==> flow/design.v <==
module GateControl(open_gate , position_1 , position_2 , position_3 , position_4 , position_5 , position_6 , infrared_input, clock_50MHz);
output reg open_gate;
input infrared_input, position_1 , position_2 , position_3 , position_4 , position_5 , position_6 , clock_50MHz;
reg open_clock, close_clock;
always @(infrared_input)
begin
	if(~infrared_input)
		begin
			if(position_1 | position_2 | position_3 | position_4 | position_5 | position_6)
				open_gate<=open_clock;
			else
				open_gate<=close_clock;
		end
	else
		open_gate<=close_clock;	
end
reg [20:0]counter_33Hz;
initial
begin
counter_33Hz<=0;
open_clock<=0;
close_clock<=0;
end
always@(posedge clock_50MHz)
begin
if(counter_33Hz==1_500_000)
		counter_33Hz<=0;
else
	counter_33Hz<=counter_33Hz+1;
end
always@(posedge clock_50MHz)
begin 
	if(counter_33Hz<26000)
		close_clock<=1;
	else
		close_clock<=0;
end
always @(posedge clock_50MHz)
begin
	if(counter_33Hz<80000)
		open_clock<=1;
	else
		open_clock<=0;
end
endmodule
module LCDControl1(clk, in, lcd_rs, lcd_rw, lcd_e, lcd_4, lcd_5, lcd_6, lcd_7);
                    parameter       n = 27;	 
                    parameter       k = 17;	 
                    input           clk;
						  input [5:0]     in;
                    reg     [n-1:0] count=0;
                    reg             lcd_busy=1;  
                    reg             lcd_stb;	 
                    reg       [5:0] lcd_code;	 
                    reg       [6:0] lcd_stuff;  
						  reg       [5:0]	lcd_text [0:12];
                    output reg      lcd_rs;
                    output reg      lcd_rw;
						  output reg      lcd_e;
                    output reg      lcd_7;
                    output reg      lcd_6;
                    output reg      lcd_5;
                    output reg      lcd_4;
						  reg [5:0] in_copy =  6'b011111;
  always @ (posedge clk) begin
		count <= count + 1;
	 	case (count[k+7:k+2])
		 0: lcd_code <= 6'b000010;     
       1: lcd_code <= 6'b000010;
       2: lcd_code <= 6'b001100;	
       3: lcd_code <= 6'b000000;     
       4: lcd_code <= 6'b001100;
       5: lcd_code <= 6'b000000;     
       6: lcd_code <= 6'b000001;
       7: lcd_code <= 6'b000000;     
       8: lcd_code <= 6'b000110;
	    9: lcd_code <= lcd_text[0];
      10: lcd_code <= lcd_text[1];
      11: lcd_code <= lcd_text[2];
      12: lcd_code <= lcd_text[3];
      13: lcd_code <= lcd_text[4];
      14: lcd_code <= lcd_text[5];
      15: lcd_code <= lcd_text[6];
      16: lcd_code <= lcd_text[7];
      17: lcd_code <= lcd_text[8];
      18: lcd_code <= lcd_text[9];
      19: lcd_code <= lcd_text[10];
      20: lcd_code <= lcd_text[11];
		21: if (~(in_copy == in)) begin count <= 0; in_copy <= in; lcd_busy <= 1; end
		default: lcd_code <= 6'b010000;
    endcase
	 if( in == 6'b000000 )
		begin
			lcd_text[0] <= 6'h24;	 
			lcd_text[1] <= 6'h26;
			lcd_text[2] <= 6'h27;	 
			lcd_text[3] <= 6'h25;
			lcd_text[4] <= 6'h26;	 
			lcd_text[5] <= 6'h2c;
			lcd_text[6] <= 6'h26;	 
			lcd_text[7] <= 6'h2c;
			lcd_text[8] <= 6'h22;
			lcd_text[9] <= 6'h20;
			lcd_text[10] <= 6'h22;
			lcd_text[11] <= 6'h20;
		end
	 else	 
		begin
			lcd_text[0] <= 6'h25;	 
			lcd_text[1] <= 6'h23;
			lcd_text[2] <= 6'h26;	 
			lcd_text[3] <= 6'h2c;
			lcd_text[4] <= 6'h26;	 
			lcd_text[5] <= 6'h2f;
			lcd_text[6] <= 6'h27;	 
			lcd_text[7] <= 6'h24;
			lcd_text[8] <= 6'h22;	 
			lcd_text[9] <= 6'h20;
			if(in[0] == 1'b1)
				begin
					lcd_text[10] <= 6'h23;	 
					lcd_text[11] <= 6'h21;
				end
			else if(in[1] == 1'b1)
				begin
					lcd_text[10] <= 6'h23;	 
					lcd_text[11] <= 6'h22;
				end
			else if(in[2] == 1'b1)
				begin
					lcd_text[10] <= 6'h23;	 
					lcd_text[11] <= 6'h23;
				end
			else if(in[3] == 1'b1)
				begin
					lcd_text[10] <= 6'h23;	 
					lcd_text[11] <= 6'h24;
				end
			else if(in[4] == 1'b1)
				begin
					lcd_text[10] <= 6'h23;	 
					lcd_text[11] <= 6'h25;
				end
			else if(in[5] == 1'b1)
				begin
					lcd_text[10] <= 6'h23;	 
					lcd_text[11] <= 6'h26;
				end
		end
	 if (lcd_rw)
      lcd_busy <= 0;
    lcd_stb <= ^count[k+1:k+0] & ~lcd_rw & lcd_busy;   
    lcd_stuff <= {lcd_stb,lcd_code};
    {lcd_e,lcd_rs,lcd_rw,lcd_7,lcd_6,lcd_5,lcd_4} <= lcd_stuff;
	end
endmodule
module Led(output reg [5:0] out, input [5:0] in);
always @(in)
begin
	if(in[0]) out[0]=1;
	else out[0]=0;
	if(in[1]) out[1]=1;
	else out[1]=0;
	if(in[2]) out[2]=1;
	else out[2]=0;
	if(in[3]) out[3]=1;
	else out[3]=0;
	if(in[4]) out[4]=1;
	else out[4]=0;
	if(in[5]) out[5]=1;
	else out[5]=0;
end
endmodule
module Project( lcd_rs,  leds , lcd_rw, lcd_e ,open_gate , pos , lcd_4, lcd_5, lcd_6, lcd_7 , infrared_input, clock_50MHz) ;
input [5:0] pos ;
output [5:0] leds   ;
input  infrared_input , clock_50MHz ;
output reg       lcd_rs;
output reg       lcd_rw;
output reg       lcd_e;
output reg       lcd_7;
output reg       lcd_6;
output reg       lcd_5;
output reg       lcd_4;
output open_gate ;
LCDControl1 lcd (  clock_50MHz, pos , lcd_rs, lcd_rw, lcd_e, lcd_4, lcd_5, lcd_6, lcd_7);
Led led(leds , pos ) ;
GateControl gate( open_gate , pos[0] , pos[1] , pos[2] , pos[3] , pos[4] , pos[5] , infrared_input, clock_50MHz) ;
endmodule
# [Tool chain data of Project]
# Tool output for the design above, in the order of the flow.
# Lines are those of the file above, counted from 1.
# Library cell names are shortened.
# A cell with - has no value.
[design] design="Project" clock="clock_50MHz" lib="sky130hd" pvt_corner="tt_025C_1v80"

# [Word level]
# Yosys after proc, flatten, opt, wreduce and memory -nomap, before mapping. Print and check cells are not counted.
[word_totals] out_inout_bits=14 reg_bits=124 inputBits=8 elab_cells=107
[op_classes] reduce_logical=12 addsub=2 n_eq=23 compare=2 n_mux=32 bitwise=9
[op_table] operator="parallel mux 6 bit (select 18 bit)" n=1
[op_table] operator="2-to-1 mux 27 bit" n=2
[op_table] operator="== test 6 x 4 -> 1 bit (second input constant)" n=8
[op_table] operator="== test 6 x 5 -> 1 bit (second input constant)" n=6
[op_table] operator="adder 27 x 1 -> 27 bit (second input constant)" n=1
[op_table] operator="== test 6 x 3 -> 1 bit (second input constant)" n=4
[op_table] operator="adder 21 x 1 -> 21 bit (second input constant)" n=1
[op_table] operator="< comparator 21 x 15 -> 1 bit (second input constant)" n=1
[op_table] operator="< comparator 21 x 17 -> 1 bit (second input constant)" n=1
[op_table] operator="== test 21 bit (second input constant)" n=1
[op_table] operator="2-to-1 mux 1 bit" n=20
[op_table] operator="== test 6 x 2 -> 1 bit (second input constant)" n=2
[op_table] operator="logical NOT 6 bit" n=2
[op_table] operator="2-to-1 mux 3 bit" n=4
[op_table] operator="2-to-1 mux 4 bit" n=2
[op_table] operator="OR reduction 2 bit" n=3
[op_table] operator="== test 6 x 1 -> 1 bit (second input constant)" n=1
[op_table] operator="== test 6 bit" n=1
[op_table] operator="nonzero test 6 bit" n=1
[op_table] operator="2-to-1 mux 2 bit" n=3
[op_table] operator="OR 1 bit" n=5
[op_table] operator="nonzero test 5 bit" n=1
[op_table] operator="OR reduction 4 bit" n=1
[op_table] operator="nonzero test 3 bit" n=1
[op_table] operator="OR reduction 3 bit" n=1
[op_table] operator="AND 1 bit" n=2
[op_table] operator="NOT 1 bit" n=2
[op_table] operator="AND reduction 2 bit" n=1
[op_table] operator="parity 2 bit" n=1

# [Longest topological paths]
# Depth = most cells in a row (Yosys ltp): at word level without a register or memory, in the mapped netlist without a sequential cell, where the memories' decode and read muxes count.
[depth] word_depth=7 abc_area=0 ltp_mapped=7 ltp_nobuf=7

# [Synthesis result]
# The flow's flattened synthesis, as Yosys stat reports it; memories are mapped. The netlist is that of the ABC_AREA named above (0 if unset); the other value can give another one.
[synth_totals] yosys_area_um2=3415.8 n_buf=18 cells=354 ff_cells=82 sequential_area_um2=1761.7
[types] cell="dfxtp_1" n=70 area_total_um2=1.4E+03
[types] cell="edfxtp_1" n=12 area_total_um2=360.346
[types] cell="xor2_1" n=21 area_total_um2=183.926
[types] cell="nor2_1" n=47 area_total_um2=176.419
[types] cell="xnor2_1" n=20 area_total_um2=175.168
[types] cell="nand3_1" n=19 area_total_um2=95.091
[types] cell="nand2_1" n=23 area_total_um2=86.333
[types] cell="a21oi_1" n=14 area_total_um2=70.067
[types] cell="o21ai_0" n=11 area_total_um2=55.053
[types] cell="ha_1" n=4 area_total_um2=50.048
[types] cell="buf_4" n=6 area_total_um2=45.043
[types] cell="and3_1" n=7 area_total_um2=43.792
[types] cell="nand4_1" n=7 area_total_um2=43.792
[types] cell="nor4_1" n=7 area_total_um2=43.792
[types] cell="nand3b_1" n=5 area_total_um2=37.536
[types] cell="nor2b_1" n=6 area_total_um2=37.536
[types] cell="and4_1" n=4 area_total_um2=35.034
[types] cell="or3_1" n=5 area_total_um2=31.28
# Not listed: further types 31, cells in them 66.
# The figures by module come from a second, unflattened synthesis with its own total; it is not the netlist above.
[unflattened] cells_unflattened=385 area_unflattened_um2=3612.2
# Each row is one instance without its submodules.
[modules] mod="LCDControl1" n_inst=1 n_cells=248 mod_area_um2=2417.3 mod_seq_area_um2=1301.2
[modules] mod="GateControl" n_inst=1 n_cells=131 mod_area_um2=1149.9 mod_seq_area_um2=460.4
[modules] mod="Led" n_inst=1 n_cells=6 mod_area_um2=45.0 mod_seq_area_um2=0.0
[modules] mod="Project" n_inst=1 n_cells=0 mod_area_um2=0.0 mod_seq_area_um2=0.0

# [Worst setup path after synthesis]
# Source: OpenSTA report_checks on the synthesized netlist (no wires, ideal clock, input and output delay 20% of the period each), path of least setup slack; recovery checks are left aside. Register names are those of the netlist, which keeps one name where synthesis merged equal registers.
[synth_path] path_type="input-to-output" from="input port pos[3]" to="output port open_gate" output_delay_ns=0.662 tclk_ns=3.31 t_arrival_ns=1.400 setup_slack_ns=1.248 input_delay_ns=0.662 path_delay_ns=0.738 launch_ns=0.662 stages=5 path_buffers=0 required_time_ns=2.648 synth_period_reached_ns=2.062
# "path_delay_ns" is the arrival time less input delay plus setup time.
# A path that ends at an output port has no setup time.
# "stages" counts driving pins, that of a launching flip-flop among them; a cell with two outputs on the path counts twice.
# "synth_period_reached_ns" is the clock period less the worst setup slack; recovery checks do not enter. This is arithmetic on one report: input and output delays are still those of the set period (20% each).
# The rows between start and end are the longest chain of elaborated cells between them; the timing report does not say that the signal goes this way. Where chains are equally long, one stands for them.
# A line is the first line of the expression or statement that the cell stems from. Yosys adds cells for indexed reads and writes and turns some case tables into memories.
[synth_via] cell_sequence="nor3_1 -> nand2_1 -> inv_1 -> nor2_1 -> mux2_2" elab_chain_cells=5 cells_between=5 lines_between=2 classes_between="mux (2); logic (3)"
[synth_rtl] element="start, declared" line=175 source="input [5:0] pos ;"
[synth_rtl] element="OR 1 bit (3 in a row)" line=9 source="if(position_1 | position_2 | position_3 | position_4 | position_5 | position_6)"
[synth_rtl] element="2-to-1 mux 1 bit" line=9
[synth_rtl] element="2-to-1 mux 1 bit" line=7 source="if(~infrared_input)"
[synth_rtl] element="end, declared" line=185 source="output open_gate ;"

# [Timing after layout]
# Path of least setup slack in the final report of record 1 (OpenROAD, finished layout, wires in). Where an end is a register, its clock arrival counts in the times.
[layout_path] path_type="input-to-output" from="input port pos[1]" to="output port open_gate" t_arrival_ns=1.51 required_time_ns=1.59 setup_slack_ns=0.08 output_delay_ns=0.40 input_delay_ns=0.40 stages=7 tclk_ns=1.99 launch_ns=0.40 path_buffers=2
# The rows between start and end are the longest chain of elaborated cells between them; the timing report does not say that the signal goes this way. Where chains are equally long, one stands for them.
[layout_via] cell_sequence="dlygate4sd2_1 -> nor3_2 -> nand2_2 -> inv_2 -> nor2_2 -> mux2_4 -> buf_6" elab_chain_cells=7 cells_between=7 lines_between=2 classes_between="mux (2); logic (5)"
[layout_rtl] element="start, declared" line=175 source="input [5:0] pos ;"
[layout_rtl] element="OR 1 bit (5 in a row)" line=9 source="if(position_1 | position_2 | position_3 | position_4 | position_5 | position_6)"
[layout_rtl] element="2-to-1 mux 1 bit" line=9
[layout_rtl] element="2-to-1 mux 1 bit" line=7 source="if(~infrared_input)"
[layout_rtl] element="end, declared" line=185 source="output open_gate ;"

==> runs of Project <==
Design Project on sky130hd. What follows are 2 stored runs of the flow, each under its own settings; their order means nothing. The constraints put input and output delay at 20% of the set period each and load the outputs with 0.01 pF.
"timing.worst_path_ns" means the part of the period allowed to the worst setup path (the constraints hold back 20% at inputs and 20% at outputs) less its slack; where the path has registers, the arrival times of their clocks count too.

[flow] record 1: files
==> flow/run.sh <==
#!/bin/bash
# the make line also repeats the synthesis and layout settings of config.mk as NAME=value (left out here)
make -C /OpenROAD-flow-scripts/flow DESIGN_CONFIG=/design/flow/config.mk WORK_HOME=/design/flow/orfs CLKGATE_MAP_FILE= finish
==> flow/config.mk <==
export PLATFORM = sky130hd
export DESIGN_NAME = Project
export DESIGN_NICKNAME = Project
export VERILOG_FILES = /design/flow/design.v
export SDC_FILE = /design/flow/constraint.sdc
export NUM_CORES = 4
export LEC_CHECK = 0
export CAP_MARGIN = 20
export CORE_ASPECT_RATIO = 0.53
export CORE_MARGIN = 2
export CORE_UTILIZATION = 25
export CTS_CLUSTER_DIAMETER = 163
export MIN_ROUTING_LAYER = met1
export PLACE_DENSITY_LB_ADDON = 0.26
export SLEW_MARGIN = 5
==> flow/constraint.sdc <==
create_clock -name core_clock -period 1.99 [get_ports {clock_50MHz}]
set_input_delay 0.3980 -clock core_clock [delete_from_list [all_inputs] [get_ports {clock_50MHz}]]
set_output_delay 0.3980 -clock core_clock [all_outputs]
set_load 0.01 [all_outputs]

[flow] record 1: metrics
[metrics] yosys_chip_area_um2 = 3415.8
[metrics] final_die_area_um2 = 14661.5
[metrics] stdcell_area_um2 = 4230.3
[metrics] setup_worst_slack_ns = 0.085
[metrics] tns_ns = 0.000
[metrics] hold_ws_ns = 0.327
[metrics] timing.worst_path_ns = 1.11
[metrics] worst_setup_path_type = input-to-output

[flow] record 2: files
==> flow/run.sh <==
#!/bin/bash
# the make line also repeats the synthesis and layout settings of config.mk as NAME=value (left out here)
make -C /OpenROAD-flow-scripts/flow DESIGN_CONFIG=/design/flow/config.mk WORK_HOME=/design/flow/orfs CLKGATE_MAP_FILE= finish
==> flow/config.mk <==
export PLATFORM = sky130hd
export DESIGN_NAME = Project
export DESIGN_NICKNAME = Project
export VERILOG_FILES = /design/flow/design.v
export SDC_FILE = /design/flow/constraint.sdc
export NUM_CORES = 4
export LEC_CHECK = 0
export CAP_MARGIN = 25
export CELL_PAD_IN_SITES_DETAIL_PLACEMENT = 0
export CORE_MARGIN = 2
export CORE_UTILIZATION = 48
export MAX_ROUTING_LAYER = met4
export PLACE_DENSITY_LB_ADDON = 0.19
export SLEW_MARGIN = 20
==> flow/constraint.sdc <==
create_clock -name core_clock -period 4.04 [get_ports {clock_50MHz}]
set_input_delay 0.8080 -clock core_clock [delete_from_list [all_inputs] [get_ports {clock_50MHz}]]
set_output_delay 0.8080 -clock core_clock [all_outputs]
set_load 0.01 [all_outputs]

[flow] record 2: metrics
[metrics] yosys_chip_area_um2 = 3415.8
[metrics] final_die_area_um2 = 7806.6
[metrics] stdcell_area_um2 = 3878.7
[metrics] setup_worst_slack_ns = 0.559
[metrics] tns_ns = 0.000
[metrics] hold_ws_ns = 0.331
[metrics] timing.worst_path_ns = 1.87
[metrics] worst_setup_path_type = input-to-output
